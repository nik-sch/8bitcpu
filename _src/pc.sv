==> flow/design.v <==
module pc(
  input wire i_clk,
  input wire i_reset,
  input wire[7:0] i_data,
  input wire i_loadData,
  input wire i_incr,
  input wire i_noe,
  output wire[7:0] o_addr
);
logic[7:0] r_addr;
transmitter inst_tx(
  .a(r_addr),
  .b(o_addr),
  .noe(i_noe)
);
always @(posedge i_clk) begin
  if (i_incr || i_loadData) begin
    r_addr = i_incr ? r_addr + 1 : i_data;
  end
  if (i_reset) begin
    r_addr = 0;
  end
end
endmodule
module transmitter(
  input logic[7:0] a,
  output logic[7:0] b,
  input logic noe
);
assign b = noe ? 8'bzzzz_zzzz : a;
endmodule
# == Step by step through the tools: pc ==
# The steps from the RTL of pc to its reports follow in flow order.
# Lines are those of the file above, counted from 1.
# Operators: Yosys type, input widths -> output width; for muxes data width and select width s.
# Not given: --
# inputs
top,pc
clock_port,i_clk
cell_library,sky130hd
corner,tt_025C_1v80

# == Word level ==
# Counts by Yosys on the flattened word-level netlist (proc, flatten, opt, wreduce; memories kept). Register bits leave out memories and registers merged into their read ports (data or address); mux counts leave out enables and synchronous resets folded into registers. Print and check cells are left out. Cells with the same type and inputs are merged into one.
# word_totals
wordCells,5
in_bits,13
clocked_rd_ports_x_width,0
mem_bits_ro,0
memories,0
ram_bits,0
latchBits,0
reg_bits,8
out_inout_bits,8
# classes
bitwise,0
eq_ne,0
compare,0
div,0
n_reduce_logical,1
n_addsub,1
muxes,2
n_shift,0
mul,0
# ops
op,n
$mux 8,2
$add 8x1->8 const B,1
$logic_or 1x1->1,1

# == Longest topological paths ==
# Yosys ltp: most cells in a row. Word level: on the elaborated netlist, between registers, memories and ports. Mapped: between sequential cells and ports; inverters and the memories' decode and read muxes count.
# depth
word_depth,2
ABC_AREA,0
ltp_mapped,4
mapped_depth_nobuf,4

# == Netlist ==
# Yosys stat after the flow's synthesis: flattened, memories mapped to cells. It holds for the ABC_AREA given above (unset counts as 0); a run with the other value may have another netlist.
# synth_totals
stdcells,50
mapped_area_um2,437.9
flip_flops,8
seq_area_um2,160.2
buf_cells,2
# by_type
cell_type,n,area_total_um2
sky130_fd_sc_hd__dfxtp_1,8,160.154
sky130_fd_sc_hd__a31oi_1,3,18.768
sky130_fd_sc_hd__nor2b_1,3,18.768
sky130_fd_sc_hd__a311oi_1,2,17.517
sky130_fd_sc_hd__nand2_1,4,15.014
sky130_fd_sc_hd__nand3_1,3,15.014
sky130_fd_sc_hd__nor2_1,4,15.014
sky130_fd_sc_hd__ha_1,1,12.512
sky130_fd_sc_hd__nand4_1,2,12.512
sky130_fd_sc_hd__or3_1,2,12.512
sky130_fd_sc_hd__mux2_2,1,11.261
sky130_fd_sc_hd__and4_2,1,10.01
sky130_fd_sc_hd__mux2i_1,1,10.01
sky130_fd_sc_hd__nand3_2,1,10.01
sky130_fd_sc_hd__a221oi_1,1,8.758
sky130_fd_sc_hd__a2bb2oi_1,1,8.758
sky130_fd_sc_hd__and4_1,1,8.758
sky130_fd_sc_hd__or3b_2,1,8.758
# Not listed: further types 10, cells in them 10.
# By module: a second synthesis without flattening, with its own total; a netlist apart from the flattened one above.
# unflattened
cells_unflattened,58
area_unflattened_um2,498.0
# Rows give one instance, submodules left out.
# by_module
module,seq_area_um2,mod_area_um2,instances,n_cells
pc,160.2,437.9,1,50
transmitter,0.0,60.1,1,8

# == Worst setup path after synthesis ==
# OpenSTA on the mapped netlist: ideal clock, no wires. The path of least setup slack (recovery checks aside). Input and output delay are each 20% of the period. Register names are those of the netlist, which keeps one name where synthesis merged equal registers.
# synth_timing
path_kind,flip-flop to flip-flop
start,register r_addr[0]
end,register r_addr[6]
path_delay_ns,1.341
setup_ns,0.074
clock_period_ns,1.54
t_first_pin_ns,0.000
setup_slack_ns,0.199
n_path_buf,0
driving_pins,5
t_arrival_ns,1.267
required_ns,1.466
synth_period_reached_ns,1.341
# "path_delay_ns" is the arrival time less input delay plus setup time.
# "driving_pins" counts driving pins, that of a launching flip-flop among them; a cell with two outputs on the path counts twice.
# "synth_period_reached_ns" = period - worst setup slack (recovery checks aside). The figure is calculated, with input and output delays left at 20% of the set period.
# Between the ends stands the longest chain of elaborated cells between them, by number of cells; it is not shown to be the way that was timed. Of several equally long chains one is given.
# Each line given opens the expression or statement behind the cell; cells for indexed reads and writes are added by Yosys, which also makes memories of some case tables.
# synth_between
path_cell_list,sky130_fd_sc_hd__dfxtp_1 -> sky130_fd_sc_hd__ha_1 -> sky130_fd_sc_hd__nand4_1 -> sky130_fd_sc_hd__or3_1 -> sky130_fd_sc_hd__a31oi_1
elab_chain_len,2
cells_between,2
lines_between,1
classes_between,add/sub (1); mux (1)
# synth_rtl
element,line_no,source
"start, declared",10,logic[7:0] r_addr;
"start, assigned",18,r_addr = i_incr ? r_addr + 1 : i_data;
"start, assigned",21,r_addr = 0;
$add 8x1->8,18,
$mux 8,18,
"end, assigned",18,
"end, assigned",21,
"end, declared",10,

# == Timing after layout ==
# From the final timing report of job 1: the path of least setup slack in the routed layout; clock arrival at registers is part of the times.
# layout_timing
path_kind,flip-flop to flip-flop
start,register r_addr[0]
end,register r_addr[6]
t_first_pin_ns,0.26
setup_ns,0.07
driving_pins,5
clock_period_ns,1.06
required_ns,1.24
n_path_buf,0
t_arrival_ns,1.38
setup_slack_ns,-0.14
# Between the ends stands the longest chain of elaborated cells between them, by number of cells; it is not shown to be the way that was timed. Of several equally long chains one is given.
# layout_between
path_cell_list,sky130_fd_sc_hd__dfxtp_4 -> sky130_fd_sc_hd__ha_4 -> sky130_fd_sc_hd__nand4_1 -> sky130_fd_sc_hd__or3_1 -> sky130_fd_sc_hd__a31oi_1
elab_chain_len,2
cells_between,2
lines_between,1
classes_between,add/sub (1); mux (1)
# layout_rtl
element,line_no,source
"start, declared",10,logic[7:0] r_addr;
"start, assigned",18,r_addr = i_incr ? r_addr + 1 : i_data;
"start, assigned",21,r_addr = 0;
$add 8x1->8,18,
$mux 8,18,
"end, assigned",18,
"end, assigned",21,
"end, declared",10,

# Below are 2 stored runs of the flow (Yosys, OpenROAD; platform sky130hd) on pc, each with its settings and what was measured, unordered. Constraints: input delay and output delay 20% of the set period each, output load 0.01 pF.
# "achieved_period_ns" = clock period - worst setup slack. The figure is calculated, with input and output delays left at 20% of the set period.
# "worst_path_ns": the worst setup path's part of the clock period (all of it between registers, 20% less for each end at a port) less its slack. A launch clock that arrives late makes it longer, a capture clock that arrives late makes it shorter.
# "power.total_mw": no workload was simulated; the value follows from the tool's default switching activity.
# Among the settings, - means not set for that run.
run name,period_ns,CORE_UTILIZATION,SETUP_SLACK_MARGIN,PLACE_DENSITY,CORE_ASPECT_RATIO,CORE_MARGIN,GPL_TIMING_DRIVEN,MAX_ROUTING_LAYER,CAP_MARGIN,SLEW_MARGIN,CELL_PAD_IN_SITES_DETAIL_PLACEMENT,TNS_END_PERCENT,CTS_CLUSTER_SIZE,CTS_CLUSTER_DIAMETER,power.total_mw,worst_path_ns,critical_path_type,post_route_stdcell_area_um2,layout_utilization_pct,setupTns_ns,achieved_period_ns,ws_hold_ns,setup_worst_slack_ns,post_synth_area_um2,design.die.area_um2
job 1,1.06,16,0.02,0.62,0.83,5,0,met4,20,20,-,-,-,-,0.7553,1.20,flip-flop to flip-flop,718.2,27.2,-0.589,1.195,0.241,-0.135,437.9,3887.7
job 2,1.33,30,-,-,-,4,-,met5,20,5,0,45,63,52,0.5915,0.96,input port to flip-flop,715.7,53.7,0.000,1.230,0.527,0.100,437.9,2134.9
