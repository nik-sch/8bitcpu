==> flow/design.v <==
module alu(
  input wire i_clk,
  input wire i_reset,
  input wire[7:0] i_a,
  input wire[7:0] i_b,
  output wire[7:0] o_y,
  output wire o_negative,
  output wire o_nZero,
  input wire i_aluWr,
  input wire i_noe,
  input wire i_subShiftDir,
  input wire[1:0] i_aluOp
);
logic[7:0] s_b;
logic[7:0] s_y;
logic[7:0] r_y;
logic[7:0] s_shift1, s_shift2, s_a, s_shift3;
always @(posedge i_clk) begin
  if (i_aluWr) begin
    r_y <= s_y;
  end
  if (i_reset) begin  
    r_y <= 0;
  end
end
transmitter inst_tx(
  .a(r_y),
  .b(o_y),
  .noe(i_noe)
);
assign o_negative = r_y[7];
assign o_nZero = | r_y;
genvar i;
for (i = 0; i < 8; i++) begin
  assign s_b[i] = i_b[i] ^ i_subShiftDir;
end
always @* begin
  case (i_aluOp)
    2'b00: s_y <= i_a + s_b + i_subShiftDir;
    2'b01: s_y <= i_a & s_b;
    2'b10: s_y <= i_a ^ s_b;
    2'b11: begin
      s_a = i_subShiftDir ? {i_a[0], i_a[1], i_a[2], i_a[3], i_a[4], i_a[5], i_a[6], i_a[7]} : i_a;
      s_shift1 = i_b[0] ? s_a >> 1 : s_a;
      s_shift2 = i_b[1] ? s_shift1 >> 2 : s_shift1;
      s_shift3 = i_b[2] ? s_shift2 >> 4 : s_shift2;
      s_y <= i_subShiftDir ? {s_shift3[0], s_shift3[1], s_shift3[2], s_shift3[3], s_shift3[4], s_shift3[5], s_shift3[6], s_shift3[7]} : s_shift3;
    end
  endcase
end
endmodule
module transmitter(
  input logic[7:0] a,
  output logic[7:0] b,
  input logic noe
);
assign b = noe ? 8'bzzzz_zzzz : a;
endmodule
# ---- From RTL to reports: alu
# The steps from the RTL of alu to its reports follow in flow order.
# Lines are those of the file above, counted from 1.
# Operators carry their Yosys type and port widths (W data, S select, Z words).
# Cell names lack the library's common part.
# The mark - stands for no value.
dict set report design {
  top {alu}
  clock {i_clk}
  lib {sky130hd}
  pvt_corner {tt_025C_1v80}
}

# ---- After elaboration
# Source: Yosys, flattened and elaborated, memories not mapped. Widths are those after wreduce. Registers that Yosys merges into a memory's read port (data or address) are not register bits. Print and check cells do not count. Equal cells are merged and count once.
dict set report classes {
  n_mux 7
  n_eq 3
  n_addsub 2
  n_logic 10
  reduce_logical 2
}
# operator count
set ops {}
lappend ops {{$mux W8} 6}
lappend ops {{$pmux W8 S4} 1}
lappend ops {{$xor A1 B1 Y1} 8}
lappend ops {{$add A8 B1 Y8} 1}
lappend ops {{$add A8 B8 Y8} 1}
lappend ops {{$and A8 B8 Y8} 1}
lappend ops {{$xor A8 B8 Y8} 1}
lappend ops {{$reduce_or A8 Y1} 1}
lappend ops {{$eq A2 B2 Y1 const B} 2}
lappend ops {{$eq A2 B1 Y1 const B} 1}
lappend ops {{$logic_not A2 Y1} 1}
dict set report bits {
  output_inout_bits 10
  input_bits 23
  wordCells 25
  ff_bits 8
}

# ---- Depth
# Yosys ltp: most cells in a row. Word level: on the elaborated netlist, between registers, memories and ports. Mapped: between sequential cells and ports; inverters and the memories' decode and read muxes count.
dict set report logic_depth {
  ltp_word 6
  ABC_AREA 0
  mapped_depth 11
  depth_no_buf 8
}

# ---- Synthesis result
# The flow's flattened synthesis, as Yosys stat reports it; memories are mapped. The netlist is that of the ABC_AREA named above (0 if unset); the other value can give another one.
# cell count type_area_um2
set by_type {}
lappend by_type {dfxtp_1 8 160.154}
lappend by_type {ha_1 10 125.12}
lappend by_type {xor2_1 10 87.584}
lappend by_type {mux2i_1 8 80.077}
lappend by_type {mux2_2 7 78.826}
lappend by_type {mux4_2 3 67.565}
lappend by_type {nand2_1 15 56.304}
lappend by_type {o21ai_0 11 55.053}
lappend by_type {a211oi_1 6 45.043}
lappend by_type {nor2b_1 7 43.792}
lappend by_type {o22ai_1 7 43.792}
lappend by_type {a21oi_1 8 40.038}
lappend by_type {nand3_1 8 40.038}
lappend by_type {inv_1 9 33.782}
lappend by_type {nor2_1 9 33.782}
lappend by_type {nand2b_1 5 31.28}
lappend by_type {or3_1 5 31.28}
lappend by_type {clkbuf_1 8 30.029}
# Other cell types: 37; their cells: 58.
dict set report synth_totals {
  buf_cells 16
  mapped_cells 202
  area_um2 1561.5
  sequential_area_um2 160.2
  flip_flops 8
}
# By module: a second synthesis without flattening, with its own total; a netlist apart from the flattened one above.
dict set report hier_totals {
  hier_cells 214
  hier_area_um2 1635.3
}
# Rows give one instance, submodules left out.
# mod area_um2 n_cells seq_area_um2 n_inst
set modules {}
lappend modules {alu 1575.3 206 160.2 1}
lappend modules {transmitter 60.1 8 0.0 1}

# ---- Timing after synthesis
# OpenSTA on the mapped netlist: ideal clock, no wires. The path of least setup slack (recovery checks aside). Input and output delay are each 20% of the period. Register names are those of the netlist, which keeps one name where synthesis merged equal registers.
dict set report synth_path {
  kind {input to register}
  from {input port i_subShiftDir}
  to {register r_y[5]}
  setup_time_ps 132
  input_delay_ps 626
  driving_pins 11
  required_time_ps 2998
  arrival_time_ps 2625
  n_path_buf 4
  tclk_ps 3130
  delay_ps 2131
  slack_ps 373
  period_less_setup_slack_ps 2757
}
# "delay_ps" is the arrival time less input delay plus setup time.
# "driving_pins" counts driving pins, that of a launching flip-flop among them; a cell with two outputs on the path counts twice.
# "period_less_setup_slack_ps" = period - worst setup slack (recovery checks aside). The figure is calculated, with input and output delays left at 20% of the set period.
# Between the ends stands the longest chain of elaborated cells between them, by number of cells; it is not shown to be the way that was timed. Of several equally long chains one is given.
# Each line given opens the expression or statement behind the cell; cells for indexed reads and writes are added by Yosys, which also makes memories of some case tables.
dict set report synth_via {
  path_cell_list {buf_6 -> buf_2 -> buf_2 -> buf_2 -> xor2_1 -> ha_1 -> a21oi_1 -> o22ai_1 -> or3_1 -> a21boi_0 -> o32ai_1}
  elab_chain_len 6
}
# item line_no
set synth_rtl {}
lappend synth_rtl {{start, declared} 11} ;# input wire i_subShiftDir,
lappend synth_rtl {{$mux W8} 43} ;# s_a = i_subShiftDir ? {i_a[0], i_a[1], i_a[2], i_a[3], i_a[4], i_a[5], i_a[6], i_a[7]} : i_a;
lappend synth_rtl {{$mux W8} 44} ;# s_shift1 = i_b[0] ? s_a >> 1 : s_a;
lappend synth_rtl {{$mux W8} 45} ;# s_shift2 = i_b[1] ? s_shift1 >> 2 : s_shift1;
lappend synth_rtl {{$mux W8} 46} ;# s_shift3 = i_b[2] ? s_shift2 >> 4 : s_shift2;
lappend synth_rtl {{$mux W8} 47} ;# s_y <= i_subShiftDir ? {s_shift3[0], s_shift3[1], s_shift3[2], s_shift3[3], s_shift3[4], s_shift3[5], s_shift3 ...
lappend synth_rtl {{$pmux W8 S4} 38} ;# case (i_aluOp)
lappend synth_rtl {{end, assigned} 20} ;# r_y <= s_y;
lappend synth_rtl {{end, assigned} 23} ;# r_y <= 0;
lappend synth_rtl {{end, declared} 16} ;# logic[7:0] r_y;

# ---- Timing after layout
# From the final timing report of record 1: the path of least setup slack in the routed layout; clock arrival at registers is part of the times.
# The report prints the path's times to 10 ps; the period is as set.
dict set report layout_path {
  kind {input to register}
  from {input port i_subShiftDir}
  to {register r_y[6]}
  slack_ps 1060
  setup_time_ps 130
  tclk_ps 4440
  arrival_time_ps 3470
  n_path_buf 1
  input_delay_ps 890
  driving_pins 9
  required_time_ps 4530
}
# Between the ends stands the longest chain of elaborated cells between them, by number of cells; it is not shown to be the way that was timed. Of several equally long chains one is given.
dict set report layout_via {
  path_cell_list {clkdlybuf4s50_1 -> mux2i_1 -> inv_1 -> fa_1 -> a21oi_1 -> o21ai_0 -> and4b_1 -> nor3_1 -> a211oi_1}
  elab_chain_len 6
}
# item line_no
set layout_rtl {}
lappend layout_rtl {{start, declared} 11} ;# input wire i_subShiftDir,
lappend layout_rtl {{$mux W8} 43} ;# s_a = i_subShiftDir ? {i_a[0], i_a[1], i_a[2], i_a[3], i_a[4], i_a[5], i_a[6], i_a[7]} : i_a;
lappend layout_rtl {{$mux W8} 44} ;# s_shift1 = i_b[0] ? s_a >> 1 : s_a;
lappend layout_rtl {{$mux W8} 45} ;# s_shift2 = i_b[1] ? s_shift1 >> 2 : s_shift1;
lappend layout_rtl {{$mux W8} 46} ;# s_shift3 = i_b[2] ? s_shift2 >> 4 : s_shift2;
lappend layout_rtl {{$mux W8} 47} ;# s_y <= i_subShiftDir ? {s_shift3[0], s_shift3[1], s_shift3[2], s_shift3[3], s_shift3[4], s_shift3[5], s_shift3 ...
lappend layout_rtl {{$pmux W8 S4} 38} ;# case (i_aluOp)
lappend layout_rtl {{end, assigned} 20} ;# r_y <= s_y;
lappend layout_rtl {{end, assigned} 23} ;# r_y <= 0;
lappend layout_rtl {{end, declared} 16} ;# logic[7:0] r_y;

## Implementation results

Measured results for alu: 2 stored runs of the Yosys and OpenROAD flow on sky130hd. The settings differ; the order carries no meaning. The constraints put input and output delay at 20% of the set period each and load the outputs with 0.01 pF.
"clock_period_reached_ps" = clock period - worst setup slack. The figure is calculated, with input and output delays left at 20% of the set period.
"critical_path_time_ps" means the part of the period allowed to the worst setup path (the constraints hold back 20% at inputs and 20% at outputs) less its slack; where the path has registers, the arrival times of their clocks count too.
By "totalPower_mw" is meant OpenSTA's value without simulated activity: inputs other than the clock are taken to toggle once in ten clock periods, and the tool carries that through the logic.
"critical_path_time_ps" is given in steps of 10 ps.

# record 1
==> flow/run.sh <==
#!/bin/bash
# the make line also repeats the synthesis and layout settings of config.mk as NAME=value (left out here)
make -C /OpenROAD-flow-scripts/flow DESIGN_CONFIG=/design/flow/config.mk WORK_HOME=/design/flow/orfs CLKGATE_MAP_FILE= finish
==> flow/config.mk <==
export PLATFORM = sky130hd
export DESIGN_NAME = alu
export DESIGN_NICKNAME = alu
export VERILOG_FILES = /design/flow/design.v
export SDC_FILE = /design/flow/constraint.sdc
export NUM_CORES = 4
export LEC_CHECK = 0
export CAP_MARGIN = 20
export CORE_MARGIN = 2
export CORE_UTILIZATION = 42
export GPL_TIMING_DRIVEN = 1
export MAX_ROUTING_LAYER = met5
export PLACE_DENSITY = 0.52
export SLEW_MARGIN = 35
export TNS_END_PERCENT = 25
==> flow/constraint.sdc <==
create_clock -name core_clock -period 4.44 [get_ports {i_clk}]
set_input_delay 0.8880 -clock core_clock [delete_from_list [all_inputs] [get_ports {i_clk}]]
set_output_delay 0.8880 -clock core_clock [all_outputs]
set_load 0.01 [all_outputs]

==> record 1: results <==
ys_area_um2=1561.5
dieArea_um2=4221.8
final_cell_area_um2=1919.3
utilization_pct=53.2
setup_ws_ps=1063
setupTns_ps=0
fin_hold_ws_ps=497
totalPower_mw=0.3898
clock_period_reached_ps=3377
critical_path_time_ps=2490
worstPathKind="input to register"

# record 2
==> flow/run.sh <==
#!/bin/bash
# the make line also repeats the synthesis and layout settings of config.mk as NAME=value (left out here)
make -C /OpenROAD-flow-scripts/flow DESIGN_CONFIG=/design/flow/config.mk WORK_HOME=/design/flow/orfs CLKGATE_MAP_FILE= finish
==> flow/config.mk <==
export PLATFORM = sky130hd
export DESIGN_NAME = alu
export DESIGN_NICKNAME = alu
export VERILOG_FILES = /design/flow/design.v
export SDC_FILE = /design/flow/constraint.sdc
export NUM_CORES = 4
export LEC_CHECK = 0
export ABC_AREA = 0
export CAP_MARGIN = 20
export CELL_PAD_IN_SITES_DETAIL_PLACEMENT = 1
export CORE_ASPECT_RATIO = 1.67
export CORE_MARGIN = 10
export CORE_UTILIZATION = 24
export CTS_CLUSTER_SIZE = 46
export MAX_ROUTING_LAYER = met4
export PLACE_DENSITY_LB_ADDON = 0.01
export SETUP_SLACK_MARGIN = -0.03
export SLEW_MARGIN = 0
==> flow/constraint.sdc <==
create_clock -name core_clock -period 2.32 [get_ports {i_clk}]
set_input_delay 0.4640 -clock core_clock [delete_from_list [all_inputs] [get_ports {i_clk}]]
set_output_delay 0.4640 -clock core_clock [all_outputs]
set_load 0.01 [all_outputs]

==> record 2: results <==
ys_area_um2=1561.5
dieArea_um2=10238.8
final_cell_area_um2=2534.9
utilization_pct=40.6
setup_ws_ps=55
setupTns_ps=0
fin_hold_ws_ps=503
totalPower_mw=0.9281
clock_period_reached_ps=2265
critical_path_time_ps=1800
worstPathKind="input to register"
